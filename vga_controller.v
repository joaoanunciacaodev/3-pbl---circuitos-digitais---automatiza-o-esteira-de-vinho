==> flow/design.v <==
module vga_controller #(
   parameter h_pixels   = 640,    
   parameter h_fp       = 16,     
   parameter h_pulse    = 96,     
   parameter h_bp       = 48,     
   parameter h_pol      = 1'b0,   
   parameter v_pixels   = 480,    
   parameter v_fp       = 10,     
   parameter v_pulse    = 2,      
   parameter v_bp       = 33,     
   parameter v_pol      = 1'b0    
)( input pixel_clk,            
   input reset_n,              
   output reg h_sync,          
   output reg v_sync,          
   output reg disp_ena,        
   output reg [31:0] column,   
   output reg [31:0] row       
   );
   localparam h_period = h_pulse + h_bp + h_pixels + h_fp;
   localparam v_period = v_pulse + v_bp + v_pixels + v_fp;
   reg [$clog2(h_period)-1:0] h_count;
   reg [$clog2(v_period)-1:0] v_count;
   always @(posedge pixel_clk) begin
      if (reset_n == 1'b0) begin
         h_count  <= 0;
         v_count  <= 0;
         h_sync   <= ~ h_pol;
         v_sync   <= ~ v_pol;
         disp_ena <= 1'b0;
         column   <= 0;
         row      <= 0;
      end else begin
         if (h_count < h_period - 1) begin
            h_count <= h_count + 1;
         end else begin
            h_count <= 0;
            if (v_count < v_period - 1) begin
               v_count <= v_count + 1;
            end else begin
               v_count <= 0;
            end
         end
         if ( (h_count < h_pixels + h_fp) || (h_count > h_pixels + h_fp + h_pulse) ) begin
            h_sync <= ~ h_pol;
         end else begin
            h_sync <= h_pol;
         end
         if ( (v_count < v_pixels + v_fp) || (v_count > v_pixels + v_fp + v_pulse) ) begin
            v_sync <= ~ v_pol;
         end else begin
            v_sync <= v_pol;
         end
         if (h_count < h_pixels) begin
            column <= h_count;
         end else begin
				column <= 0;
			end
         if (v_count < v_pixels) begin
            row <= v_count;
         end else begin
            row <= 0;
         end
         if (h_count < h_pixels && v_count < v_pixels) begin
            disp_ena <= 1'b1;
         end else begin
            disp_ena <= 1'b0;
         end
      end
   end
endmodule
Step by step through the tools: vga_controller

The steps from the RTL of vga_controller to its reports follow in flow order.
Lines are those of the file above, counted from 1.
Operators: Yosys type, input widths -> output width; for muxes data width and select width s.
Cell names lack the library's common part.
Not given: n/a

Top: vga_controller
Clock port: pixel_clk
Cell library: sky130hd
Corner: tt_025C_1v80

Word-level counts

Source: Yosys, flattened and elaborated, memories not mapped. Widths are those after wreduce. Registers that Yosys merges into a memory's read port (data or address) are not register bits. Print and check cells do not count.

Register bits after elaboration: 87
Cells after elaboration: 29

Add/sub/neg operators: 2
$lt $le $gt $ge: 8
Mux-type cells: 4
Reductions and logical operators: 6

Operators with widths:

| operator              | count |
| $lt 10x10->1 const B  | 4 |
| $add 10x1->10 const B | 2 |
| $lt 10x9->1 const B   | 2 |
| $gt 10x10->1 const B  | 1 |
| $gt 10x9->1 const B   | 1 |
| $mux 10               | 1 |
| $reduce_and 2->1      | 3 |
| $mux 1                | 3 |
| $logic_or 1x1->1      | 2 |
| $logic_and 1x1->1     | 1 |

Longest topological paths

Longest topological path by Yosys (ltp), each cell counted once; first at word level (registers and memories cut), then after technology mapping (sequential cells cut; the memories' decode and read muxes count).

Depth in word-level cells: 3
ABC_AREA: 0
Mapped depth: 6
Mapped depth without buffers: 5

Netlist

The flow's flattened synthesis, as Yosys stat reports it; memories are mapped. The netlist is that of the ABC_AREA named above (0 if unset); the other value can give another one.
The area totals of this step are shown rounded.

Cell types:

| cell    | count | area in all (µm²) |
| dfxtp_1 | 43    | 860.826 |
| buf_4   | 44    | 330.317 |
| and3_1  | 15    | 93.84 |
| nand2_1 | 16    | 60.058 |
| ha_1    | 4     | 50.048 |
| buf_6   | 4     | 45.043 |
| xor2_1  | 5     | 43.792 |
| nor2_1  | 10    | 37.536 |
| nand3_1 | 7     | 35.034 |
| o21ai_0 | 7     | 35.034 |
| and2_1  | 5     | 31.28 |
| nor3_1  | 6     | 30.029 |
| o31ai_1 | 4     | 30.029 |
| xnor2_1 | 3     | 26.275 |
| nand4_1 | 4     | 25.024 |
| a22oi_1 | 3     | 22.522 |
| inv_1   | 6     | 22.522 |
| and4_1  | 2     | 17.517 |

Other cell types: 26; their cells: 32.

Cells in the netlist: 220
Synthesis area: 2060 µm²
Sequential part of the area: 861 µm²
Flip-flops: 43
Buffers: 55

Path before layout

Path of least setup slack by OpenSTA after synthesis, without wires, with an ideal clock, recovery checks aside; 20% of the period is set as input and as output delay. Where synthesis merged equal registers, the netlist keeps one of their names.

Path kind: register to register
Start point: reg h_count[0]
End point: reg v_count[6]
Period: 1590 ps
Setup time: 128 ps
Launch time at the first pin: 0 ps
Arrival: 1435 ps
Required time: 1462 ps
Slack: 27 ps
Path delay: 1563 ps
Driving pins on the path: 7
Path buffers: 1
Synthesis period reached: 1563 ps

"path delay" = arrival - input delay + setup time.
"driving pins on the path" counts driving pins, that of a launching flip-flop among them; a cell with two outputs on the path counts twice.
"synthesis period reached" = period - worst setup slack (recovery checks aside). The figure is calculated, with input and output delays left at 20% of the set period.
Between the ends stands the longest chain of elaborated cells between them, by number of cells; it is not shown to be the way that was timed. Of several equally long chains one is given.
A line is the first line of the expression or statement that the cell stems from. Yosys adds cells for indexed reads and writes and turns some case tables into memories.
At most two assigning lines are given for a register; there are more.

Cell sequence: dfxtp_1 ha_1 nand4_1 a22o_1 buf_6 a22oi_1 o41ai_2
Length of the longest elaborated chain: 1

RTL lines, path after synthesis:

| item          | RTL line | RTL |
| from (decl)   | 22       | `reg [$clog2(h_period)-1:0] h_count;` |
| from (assign) | 26       | `h_count  <= 0;` |
| from (assign) | 35       | `h_count <= h_count + 1;` |
| $lt 10x10->1  | 34       | `if (h_count < h_period - 1) begin` |
| to (assign)   | 27       | `v_count  <= 0;` |
| to (assign)   | 39       | `v_count <= v_count + 1;` |
| to (decl)     | 23       | `reg [$clog2(v_period)-1:0] v_count;` |

Path in the finished layout

Path of least setup slack in the final report of entry B (OpenROAD, finished layout, wires in). Where an end is a register, its clock arrival counts in the times.
The path's times are printed in steps of 10 ps; the period is the one set.

Path kind: register to register
Start point: reg h_count[0]
End point: reg v_count[6]
Period: 987 ps
Setup time: 110 ps
Launch time at the first pin: 290 ps
Arrival: 1630 ps
Required time: 1160 ps
Slack: -480 ps
Driving pins on the path: 7
Path buffers: 1

Between the ends stands the longest chain of elaborated cells between them, by number of cells; it is not shown to be the way that was timed. Of several equally long chains one is given.
At most two assigning lines are given for a register; there are more.

Cell sequence: dfxtp_4 ha_4 nand4_1 a22o_2 buf_12 a22oi_2 o41ai_2
Length of the longest elaborated chain: 1

RTL lines, path after layout:

| item          | RTL line | RTL |
| from (decl)   | 22       | `reg [$clog2(h_period)-1:0] h_count;` |
| from (assign) | 26       | `h_count  <= 0;` |
| from (assign) | 35       | `h_count <= h_count + 1;` |
| $lt 10x10->1  | 34       | `if (h_count < h_period - 1) begin` |
| to (assign)   | 27       | `v_count  <= 0;` |
| to (assign)   | 39       | `v_count <= v_count + 1;` |
| to (decl)     | 23       | `reg [$clog2(v_period)-1:0] v_count;` |

Memo
Re: implementation data of vga_controller

Module vga_controller, platform sky130hd: 2 stored runs of the flow (Yosys, OpenROAD) with differing settings, in no particular order. Input and output delays are each 20% of the period that was set; the output load is 0.01 pF.
By "period achieved" is meant the clock period of the run minus its worst setup slack. This is arithmetic on one report: input and output delays are still those of the set period (20% each).
"critical setup path time" means the part of the period allowed to the worst setup path (the constraints hold back 20% at inputs and 20% at outputs) less its slack; where the path has registers, the arrival times of their clocks count too.
"total power of the final layout" is the tool's figure for a default switching activity; nothing was simulated.
"critical setup path time" is given in steps of 10 ps.
The measured numbers are rounded.
Among the settings, . means not set for that run.
Results: . = not shown.

| setting or result                         | entry A | entry B              |
| period_ns                                 | 1.86    | 0.987                |
| CORE_UTILIZATION                          | 46      | 15                   |
| SETUP_SLACK_MARGIN                        | -0.02   | 0.07                 |
| PLACE_DENSITY_LB_ADDON                    | 0.05    | 0.07                 |
| CORE_ASPECT_RATIO                         | 0.88    | .                    |
| CELL_PAD_IN_SITES_GLOBAL_PLACEMENT        | 3       | .                    |
| ABC_AREA                                  | 0       | .                    |
| GPL_TIMING_DRIVEN                         | 1       | .                    |
| GPL_ROUTABILITY_DRIVEN                    | 1       | .                    |
| SLEW_MARGIN                               | 20      | 20                   |
| MIN_ROUTING_LAYER                         | met2    | met1                 |
| MAX_ROUTING_LAYER                         | met4    | .                    |
| CAP_MARGIN                                | 20      | 20                   |
| CORE_MARGIN                               | 2       | 2                    |
| TNS_END_PERCENT                           | .       | 75                   |
| CTS_CLUSTER_DIAMETER                      | .       | 158                  |
| period achieved (ps)                      | .       | 1463                 |
| worst setup slack after layout (ps)       | .       | -476                 |
| area inside the die boundary (µm²)        | .       | 14700                |
| total power of the final layout (uW)      | .       | 4480                 |
| worst hold slack in the final report (ps) | .       | 495                  |
| critical setup path time (ps)             | .       | 1460                 |
| class of the worst setup path             | .       | register to register |
| chip area after synthesis (Yosys) (µm²)   | .       | 2060                 |
| utilization of the finished layout (%)    | .       | 23.1                 |

Entry A: not finished: placement ended with error FLW-0024
