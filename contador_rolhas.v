==> flow/design.v <==
module contador_rolhas (
    input clk, reset, dec, add_manual, key_vedar,
    output reg [4:0] contagem,
	 output reg [3:0] estoque,
	 output disp_acionado,
    output rolha_disponivel
);
    parameter MAX_ROLHAS      = 5'd31;
    parameter VALOR_INICIAL   = 5'd6;
    parameter CONTAGEM_MINIMA = 5'd5;
    parameter RECARGA_AUTO    = 5'd15;
	 parameter ESTOQUE_INICIAL = 6'd15;
    assign rolha_disponivel = (contagem > 0);
	 assign disp_acionado = (contagem <= CONTAGEM_MINIMA && estoque > 0);
    always @(posedge clk or posedge reset) begin
        if (reset) begin
            contagem <= VALOR_INICIAL;
				estoque <= ESTOQUE_INICIAL;
        end else begin
				if (contagem <= CONTAGEM_MINIMA && estoque > 0) begin
                if (estoque >= RECARGA_AUTO) begin
                    if (contagem + RECARGA_AUTO > MAX_ROLHAS) begin
                        estoque <= estoque - (MAX_ROLHAS - contagem);
                        contagem <= MAX_ROLHAS;
                    end else begin
                        estoque <= estoque - RECARGA_AUTO;
                        contagem <= contagem + RECARGA_AUTO;
                    end
            end else begin 
                    if (contagem + estoque > MAX_ROLHAS) begin
                        estoque <= estoque - (MAX_ROLHAS - contagem);
                        contagem <= MAX_ROLHAS;
                    end else begin
                        contagem <= contagem + estoque;
                        estoque <= 0;
                    end
                end
            end else if (dec && rolha_disponivel) begin
                contagem <= contagem - 1;
            end else if (add_manual && contagem < MAX_ROLHAS && estoque > 0) begin
                contagem <= contagem + 1;
                estoque <= estoque - 1;
            end
        end
    end
endmodule
-- Reports on contador_rolhas
What the tools print for contador_rolhas, step after step.
Line numbers count from 1 in the design file above.
Operators: Yosys type, input widths -> output width; for muxes data width and select width s.
The mark -- stands for no value.
- top: contador_rolhas
- clock input: clk
- cell library: sky130hd
- library corner: tt_025C_1v80

-- Word level
Counts by Yosys on the flattened word-level netlist (proc, flatten, opt, wreduce; memories kept). Register bits leave out memories and registers merged into their read ports (data or address). Print and check cells are left out. Cells with the same type and inputs are merged into one.
- register bits at 9
- word-level cells: 37
- order comparisons: 7
- reductions and logical operators at 7
- muxes and demuxes at 12
- eq/ne operators: 1
- add/sub/neg operators at 8
- operators by type and width (operator ; count):
    $mux 5 ; 6
    $mux 4 ; 6
    $gt 5x5->1 const B ; 2
    $add 5x1->5 const B ; 1
    $sub 5x1->5 const B ; 1
    $gt 5x1->1 const B ; 1
    $le 5x3->1 const B ; 1
    $add 5x4->5 ; 1
    $add 5x4->5 const B ; 1
    $lt 5x5->1 const B ; 1
    $logic_and 1x1->1 ; 4
    $sub 4x1->4 const B ; 1
    $gt 4x1->1 const B ; 1
    $sub 4x4->4 ; 1
    $sub 4x4->4 const A ; 1
    $sub 4x4->4 const B ; 1
    $ge 4x4->1 const B ; 1
    $reduce_bool 3->1 ; 1
    $ne 2x2->1 const B ; 1
    $reduce_and 2->1 ; 1
    $reduce_bool 2->1 ; 1

-- Longest topological paths
Longest topological path by Yosys (ltp), each cell counted once; first at word level (registers and memories cut), then after technology mapping (sequential cells cut; the memories' decode and read muxes count).
- depth after elaboration at 6
- noted ABC_AREA: 0
- gate-level depth with buffers at 11
- mapped depth without buffers: 11

-- Netlist
Yosys stat after the flow's synthesis: flattened, memories mapped to cells. It holds for the ABC_AREA given above (unset counts as 0); a run with the other value may have another netlist.
The area totals of this step are shown rounded.
- cell types (cell type ; count ; area in all (µm²)):
    sky130_fd_sc_hd__ha_1 ; 13 ; 162.656
    sky130_fd_sc_hd__dfstp_2 ; 6 ; 157.651
    sky130_fd_sc_hd__dfrtp_1 ; 3 ; 75.072
    sky130_fd_sc_hd__fa_1 ; 2 ; 40.038
    sky130_fd_sc_hd__xnor2_1 ; 4 ; 35.034
    sky130_fd_sc_hd__nand2_1 ; 9 ; 33.782
    sky130_fd_sc_hd__a31oi_1 ; 5 ; 31.28
    sky130_fd_sc_hd__nor2b_1 ; 5 ; 31.28
    sky130_fd_sc_hd__inv_1 ; 8 ; 30.029
    sky130_fd_sc_hd__o21ai_1 ; 6 ; 30.029
    sky130_fd_sc_hd__nor2_1 ; 7 ; 26.275
    sky130_fd_sc_hd__a21oi_1 ; 5 ; 25.024
    sky130_fd_sc_hd__o31ai_4 ; 1 ; 21.27
    sky130_fd_sc_hd__a32o_1 ; 2 ; 20.019
    sky130_fd_sc_hd__nand3_1 ; 4 ; 20.019
    sky130_fd_sc_hd__nor3_1 ; 4 ; 20.019
    sky130_fd_sc_hd__o21ai_0 ; 4 ; 20.019
    sky130_fd_sc_hd__nand2b_1 ; 3 ; 18.768
Not listed: further types 25, cells in them 31.
- cell count at 122
- mapped area at 1055 µm²
- flip-flops: 9
- area of sequential cells at 232.7 µm²

-- Timing after synthesis
Source: OpenSTA report_checks on the synthesized netlist (no wires, ideal clock, input and output delay 20% of the period each), path of least setup slack; recovery checks are left aside. Register names are those of the netlist, which keeps one name where synthesis merged equal registers.
- kind: reg-to-reg
- from: reg contagem[0]
- to: reg contagem[4]
- noted arrival time: 2604 ps
- noted data required time: 2449 ps
- slack at -155 ps
- period at 2570 ps
- noted launch time at the first pin: 0 ps
- stages at 12
- path buffers at 0
- path delay at 2725 ps
- period reached after synthesis: 2725 ps
"path delay" = arrival - input delay + setup time.
"stages" counts driving pins, that of a launching flip-flop among them; a cell with two outputs on the path counts twice.
"period reached after synthesis" is the clock period less the worst setup slack; recovery checks do not enter. This is arithmetic on one report: input and output delays are still those of the set period (20% each).
At most two assigning lines are given for a register; there are more.
- cell sequence: sky130_fd_sc_hd__dfrtp_1 -> sky130_fd_sc_hd__inv_1 -> sky130_fd_sc_hd__ha_1 -> sky130_fd_sc_hd__or4b_4 -> sky130_fd_sc_hd__nand2_2 -> sky130_fd_sc_hd__inv_2 -> sky130_fd_sc_hd__fa_1 -> sky130_fd_sc_hd__a21o_1 -> sky130_fd_sc_hd__a21oi_1 -> sky130_fd_sc_hd__xnor2_1 -> sky130_fd_sc_hd__o21ai_0 -> sky130_fd_sc_hd__a22o_1
- elaborated cells on any way between the ends: 20
- ends and longest elaborated chain, post-synthesis (item ; line ; source):
    start: declaration ; 3 ; output reg [4:0] contagem,
    start: assignment ; 27 ; contagem <= contagem + RECARGA_AUTO;
    start: assignment ; 34 ; contagem <= contagem + estoque;
    end: assignment ; 27 ;
    end: assignment ; 34 ;
    end: declaration ; 3 ;
Chain of elaborated cells between the ends: none given.
Some nets on the timed path still bear RTL names; the line given drives or declares the net.
- named nets, post-synthesis (signal ; line ; source):
    rolha_disponivel ; 13 ; assign rolha_disponivel = (contagem > 0);

-- Worst path after layout
Path of least setup slack in the final report of flow run B (OpenROAD, finished layout, wires in). Where an end is a register, its clock arrival counts in the times.
The path's times are printed in steps of 10 ps; the period is the one set.
- kind: reg-to-output
- from: reg contagem[1]
- to: out disp_acionado
- period at 4720 ps
- stages at 7
- noted launch time at the first pin: 260 ps
- path buffers at 1
- output delay at 940 ps
- noted data required time: 3780 ps
- noted arrival time: 2610 ps
- slack at 1170 ps
The rows between start and end are the longest chain of elaborated cells between them; the timing report does not say that the signal goes this way. Where chains are equally long, one stands for them.
Each line given opens the expression or statement behind the cell; cells for indexed reads and writes are added by Yosys, which also makes memories of some case tables.
At most two assigning lines are given for a register; there are more.
- cell sequence: sky130_fd_sc_hd__dfstp_2 -> sky130_fd_sc_hd__inv_1 -> sky130_fd_sc_hd__ha_1 -> sky130_fd_sc_hd__nand2b_1 -> sky130_fd_sc_hd__o211ai_2 -> sky130_fd_sc_hd__inv_2 -> sky130_fd_sc_hd__clkdlybuf4s50_1
- length of the longest elaborated chain: 2
- elaborated cells on any way between the ends: 2
- ends and longest elaborated chain, post-layout (item ; line ; source):
    start: declaration ; 3 ; output reg [4:0] contagem,
    start: assignment ; 27 ; contagem <= contagem + RECARGA_AUTO;
    start: assignment ; 34 ; contagem <= contagem + estoque;
    $le 5x3->1 ; 14 ; assign disp_acionado = (contagem <= CONTAGEM_MINIMA && estoque > 0);
    $logic_and 1x1->1 ; 14 ;
    end: declaration ; 5 ; output disp_acionado,

Measured data: module contador_rolhas, platform sky130hd, 2 stored runs of the flow under differing settings, order arbitrary. Input and output delays are each 20% of the period that was set; the output load is 0.01 pF.
Measured values are rounded.

Flow run A

==> flow/run.sh <==
#!/bin/bash
# the make line also repeats the synthesis and layout settings of config.mk as NAME=value (left out here)
make -C /OpenROAD-flow-scripts/flow DESIGN_CONFIG=/design/flow/config.mk WORK_HOME=/design/flow/orfs CLKGATE_MAP_FILE= finish
==> flow/config.mk <==
export PLATFORM = sky130hd
export DESIGN_NAME = contador_rolhas
export DESIGN_NICKNAME = contador_rolhas
export VERILOG_FILES = /design/flow/design.v
export SDC_FILE = /design/flow/constraint.sdc
export NUM_CORES = 4
export LEC_CHECK = 0
export ABC_AREA = 1
export CAP_MARGIN = 20
export CORE_MARGIN = 5
export CORE_UTILIZATION = 63
export HOLD_SLACK_MARGIN = -0.0
export PLACE_DENSITY_LB_ADDON = 0.11
export SETUP_SLACK_MARGIN = 0.55
export SLEW_MARGIN = 20
==> flow/constraint.sdc <==
create_clock -name core_clock -period 1.89 [get_ports {clk}]
set_input_delay 0.3780 -clock core_clock [delete_from_list [all_inputs] [get_ports {clk}]]
set_output_delay 0.3780 -clock core_clock [all_outputs]
set_load 0.01 [all_outputs]

Flow run A: no final report: clock tree synthesis broke off with DPL-0038.

Flow run B

==> flow/run.sh <==
#!/bin/bash
# the make line also repeats the synthesis and layout settings of config.mk as NAME=value (left out here)
make -C /OpenROAD-flow-scripts/flow DESIGN_CONFIG=/design/flow/config.mk WORK_HOME=/design/flow/orfs CLKGATE_MAP_FILE= finish
==> flow/config.mk <==
export PLATFORM = sky130hd
export DESIGN_NAME = contador_rolhas
export DESIGN_NICKNAME = contador_rolhas
export VERILOG_FILES = /design/flow/design.v
export SDC_FILE = /design/flow/constraint.sdc
export NUM_CORES = 4
export LEC_CHECK = 0
export CAP_MARGIN = 20
export CORE_MARGIN = 7
export CORE_UTILIZATION = 34
export GPL_TIMING_DRIVEN = 0
export MAX_ROUTING_LAYER = met5
export PLACE_DENSITY_LB_ADDON = 0.0
export SLEW_MARGIN = 20
export TNS_END_PERCENT = 75
==> flow/constraint.sdc <==
create_clock -name core_clock -period 4.72 [get_ports {clk}]
set_input_delay 0.9440 -clock core_clock [delete_from_list [all_inputs] [get_ports {clk}]]
set_output_delay 0.9440 -clock core_clock [all_outputs]
set_load 0.01 [all_outputs]

Measured in flow run B:
- chip area after synthesis (Yosys): 1055 µm²
- noted the die outline area: 4857 µm²
- noted the standard-cell area of the final layout: 1262 µm²
- noted the smallest setup slack: 1166 ps
- noted the total negative setup slack: 0 ps
- noted the lowest hold slack: 583 ps
